==> flow/design.v <==
module vga_controller(clk, rst, vga_hs, vga_vs, vga_clk, bright, vga_blank_n, hcount,vcount, row, column, addr, letteraddr,numberaddr);  
	input clk, rst;
	output vga_hs, vga_vs;
	output reg vga_clk, vga_blank_n, bright; 
	output reg [9:0] hcount;
	output reg [9:0] vcount;
	output reg [5:0] addr; 
	output reg [2:0] letteraddr,numberaddr;
	output reg [5:0] column, row; 
	reg counter;
	parameter hs_start = 16;
	parameter hs_sync = 96;
	parameter hs_end = 48;
	parameter hs_total = 800;
	parameter vs_init = 480;  
	parameter vs_start = 10;
	parameter vs_sync = 2;
	parameter vs_end = 33;
	parameter vs_total = 525;
	always@(posedge clk) begin
		if(rst == 1) begin  
			hcount <= 0;
			vcount <= 0;
			vga_clk <= 0;
			counter <= 0;
		end
		else if(counter == 1) begin  
			hcount <= hcount + 1;
			if(hcount == hs_total) begin  
				hcount <= 0;
				vcount <= vcount + 1;  
				if(vcount == vs_total) 
				vcount <= 0;  
			end
		end
		counter <= counter + 1;
		vga_clk <= ~vga_clk;  
	end
	assign vga_hs = ~((hcount >= hs_start) & (hcount <hs_start+hs_sync)); 
	assign vga_vs = ~((vcount >= vs_init+vs_start) & (vcount < vs_init+vs_start+vs_sync));
	reg en;
	always@* begin 
		letteraddr = 0; 
		addr = 0;
		column = 0;
		row = 0;
		numberaddr = 0;
		if((hcount >= 30) && (hcount <= 680) && (vcount >= 40) && (vcount <= 440)) begin  
			vga_blank_n = 1;
			bright =1;  
			row = vcount % 40;
			column = hcount % 40;
			letteraddr = ((hcount%320)/40);
			numberaddr = ((vcount/40)-2);
			if( addr > 63)
				addr = 0;
			else
				addr = ((hcount % 320) / 40) + ((vcount / 40)-2)*8;
		end
		else begin 
			vga_blank_n = 0;
			bright=0;  
		end
	end
endmodule 
# From RTL to reports: vga_controller
# What the tools print for vga_controller, step after step.
# Lines are those of the file above, counted from 1.
# Library cell names are shortened.
# Not given: -
# design
top_module,vga_controller
clock_port,clk
lib,sky130hd
pvt_corner,tt_025C_1v80

# After elaboration
# Counts by Yosys on the flattened word-level netlist (proc, flatten, opt, wreduce; memories kept). Register bits leave out memories and registers merged into their read ports (data or address); mux counts leave out enables and synchronous resets folded into registers. Print and check cells are left out. Cells with the same type and inputs are merged into one.
# word_totals
register_bits,22
in_bits,2
word_cells,41
out_inout_bits,49
# classes
muxes,8
n_addsub,5
n_cmp,8
n_div,5
n_eq,2
reduce_and_logical,4
logic,5
# op_table
cell,count
10-bit by 6-bit modulo with 32-bit output with constant B,2
10-bit by 9-bit modulo with 32-bit output with constant B,1
10-bit by 6-bit divider with 32-bit output with constant B,1
32-bit by 6-bit divider with 32-bit output with constant B,1
10-bit by 1-bit adder with 10-bit output with constant B,2
10-bit == test with constant B,2
10-bit by 5-bit greater-or-equal comparator with 1-bit output with constant B,2
10-bit two-way mux,2
6-bit two-way mux,3
10-bit less-or-equal comparator with constant B,1
10-bit by 6-bit greater-or-equal comparator with 1-bit output with constant B,1
10-bit by 7-bit less-than comparator with 1-bit output with constant B,1
10-bit by 9-bit greater-or-equal comparator with 1-bit output with constant B,1
10-bit by 9-bit less-or-equal comparator with 1-bit output with constant B,1
10-bit by 9-bit less-than comparator with 1-bit output with constant B,1
6-bit adder,1
3-bit two-way mux,2
1-bit logical AND,3
1-bit inverter,3
3-bit by 2-bit subtractor with 3-bit output with constant B,1
1-bit AND,2
2-bit AND reduction,1
1-bit adder with constant B,1
1-bit two-way mux,1

# Logic depth
# Depth = most cells in a row (Yosys ltp): at word level without a register or memory, in the mapped netlist without a sequential cell, where the memories' decode and read muxes count.
# depth
word_depth,5
ABC_AREA,1
mapped_depth,31
depth_no_buf,30

# Synthesis result
# The flow's flattened synthesis, as Yosys stat reports it; memories are mapped. The netlist is that of the ABC_AREA named above (0 if unset); the other value can give another one.
# synth_totals
ff_cells,22
cells,488
yosys_area_um2,2961.6
# types
cell_type,count
nand2_1,120
dfxtp_1,22
inv_1,59
nor2_1,58
nand3_1,33
nand4_1,20
ha_1,9
nand3_4,6
xor2_1,12
nand2_2,15
nand2_4,8
nor2_4,7
a21oi_1,13
nor3_1,12
o21ai_0,11
inv_2,14
nand3_2,5
nor2_2,7
# Not listed: further types 27, cells in them 57.

# Timing after synthesis
# Source: OpenSTA report_checks on the synthesized netlist (no wires, ideal clock, input and output delay 20% of the period each), path of least setup slack; recovery checks are left aside. Register names are those of the netlist, which keeps one name where synthesis merged equal registers.
# synth_timing
path_type,register to output
start,reg vcount[7]
end,out addr[4]
arrival_ps,3569
delay_ps,3569
setup_slack_ps,231
driving_pins,28
tclk_ps,4750
t_first_pin_ps,0
synth_period_reached_ps,4519
# "delay_ps" is the arrival time less input delay plus setup time.
# At an output port there is no setup time.
# "driving_pins" counts driving pins, that of a launching flip-flop among them; a cell with two outputs on the path counts twice.
# "synth_period_reached_ps" is the clock period less the worst setup slack; recovery checks do not enter. This is arithmetic on one report: input and output delays are still those of the set period (20% each).
# Between the ends stands the longest chain of elaborated cells between them, by number of cells; it is not shown to be the way that was timed. Of several equally long chains one is given.
# A line is the first line of the expression or statement that the cell stems from. Yosys adds cells for indexed reads and writes and turns some case tables into memories.
# A register here has more assigning lines than the two given.
# synth_via
path_cell_list,dfxtp_1 -> buf_6 -> nor2_2 -> inv_2 -> ha_1 -> o21ai_1 -> inv_1 -> nor2_4 -> nand2_4 -> xor2_2 -> nand2_2 -> nand2_4 -> nand3_4 -> clkinv_1 -> nand2_1 -> nand2_1 -> inv_2 -> nand2_2 -> nand2_4 -> nand3_4 -> nand2_1 -> nand2_1 -> nor2_1 -> nand4_2 -> ha_1 -> inv_1 -> fa_1 -> nor2_1
elab_chain_cells,4
cone_cells,8
# synth_rtl
item,line_no,text
start: declaration,6,output reg [9:0] vcount;
start: assignment,23,vcount <= 0;
start: assignment,31,vcount <= vcount + 1;
10-bit by 6-bit divider with 32-bit output,58,addr = ((hcount % 320) / 40) + ((vcount / 40)-2)*8;
3-bit by 2-bit subtractor with 3-bit output,58,
6-bit adder,58,
6-bit two-way mux,48,if((hcount >= 30) && (hcount <= 680) && (vcount >= 40) && (vcount <= 440)) begin
end: declaration,7,output reg [5:0] addr;

# Timing after layout
# Path of least setup slack in the final report of record 1 (OpenROAD, finished layout, wires in). Where an end is a register, its clock arrival counts in the times.
# The path's times are printed in steps of 10 ps; the period is the one set.
# layout_timing
path_type,register to output
start,reg vcount[8]
end,out addr[4]
driving_pins,25
tclk_ps,6530
arrival_ps,3690
setup_slack_ps,1530
t_first_pin_ps,260
# Between the ends stands the longest chain of elaborated cells between them, by number of cells; it is not shown to be the way that was timed. Of several equally long chains one is given.
# A register here has more assigning lines than the two given.
# layout_via
path_cell_list,dfxtp_4 -> nor2_4 -> inv_2 -> ha_4 -> o21ai_4 -> inv_2 -> nor2_4 -> nand2_4 -> xor2_4 -> nand2_2 -> nand2_4 -> nand3_4 -> a21oi_2 -> nor2_2 -> nor2_4 -> nand3_4 -> nand2_4 -> nand3_2 -> nand2_4 -> nand4_4 -> ha_4 -> inv_2 -> fa_2 -> nor2_2 -> buf_2
elab_chain_cells,4
cone_cells,8
# layout_rtl
item,line_no,text
start: declaration,6,output reg [9:0] vcount;
start: assignment,23,vcount <= 0;
start: assignment,31,vcount <= vcount + 1;
10-bit by 6-bit divider with 32-bit output,58,addr = ((hcount % 320) / 40) + ((vcount / 40)-2)*8;
3-bit by 2-bit subtractor with 3-bit output,58,
6-bit adder,58,
6-bit two-way mux,48,if((hcount >= 30) && (hcount <= 680) && (vcount >= 40) && (vcount <= 440)) begin
end: declaration,7,output reg [5:0] addr;

# Record of 2 stored runs of the RTL-to-layout flow on vga_controller, platform sky130hd. The runs are unordered. Constraints: input delay and output delay 20% of the set period each, output load 0.01 pF.
# "timing.achieved_period_ps" is the run's clock period less its worst setup slack. It is reckoned from that one timing run; input and output delays stay at 20% of the period that was set.
# "timing.worst_path_ps" = time allowed to the worst setup path (clock period - input delay - output delay, where it has them) - its slack; a late launch clock adds to it, a late capture clock takes from it.
# "fin_power_mw": no workload was simulated; the value follows from the tool's default switching activity.
# "timing.worst_path_ps" is known to 10 ps.
# Among the settings, - means not set for that run.
stored run,period_ns,CORE_UTILIZATION,SETUP_SLACK_MARGIN,PLACE_DENSITY_LB_ADDON,ABC_AREA,GPL_TIMING_DRIVEN,CTS_CLUSTER_DIAMETER,MIN_ROUTING_LAYER,CAP_MARGIN,CORE_MARGIN,SLEW_MARGIN,CORE_ASPECT_RATIO,CELL_PAD_IN_SITES_DETAIL_PLACEMENT,TNS_END_PERCENT,MAX_ROUTING_LAYER,synth_chip_area_um2,final_die_area_um2,cell_area_final_um2,utilization_pct,ws_setup_ps,total_negative_slack_ps,ws_hold_ps,fin_power_mw,timing.achieved_period_ps,timing.worst_path_ps,critical_path_type
record 1,6.53,29,1.68,0.15,1,1,41,met1,20,2,20,-,-,-,-,2961.6,11036.6,4297.9,43.6,1531,0,391,0.2670,4999,3690,register to output
record 2,7.17,45,-,0.05,-,-,-,-,15,9,20,1.74,0,95,met4,3186.8,10552.0,3732.3,54.0,553,0,380,0.2573,6617,5180,register to output
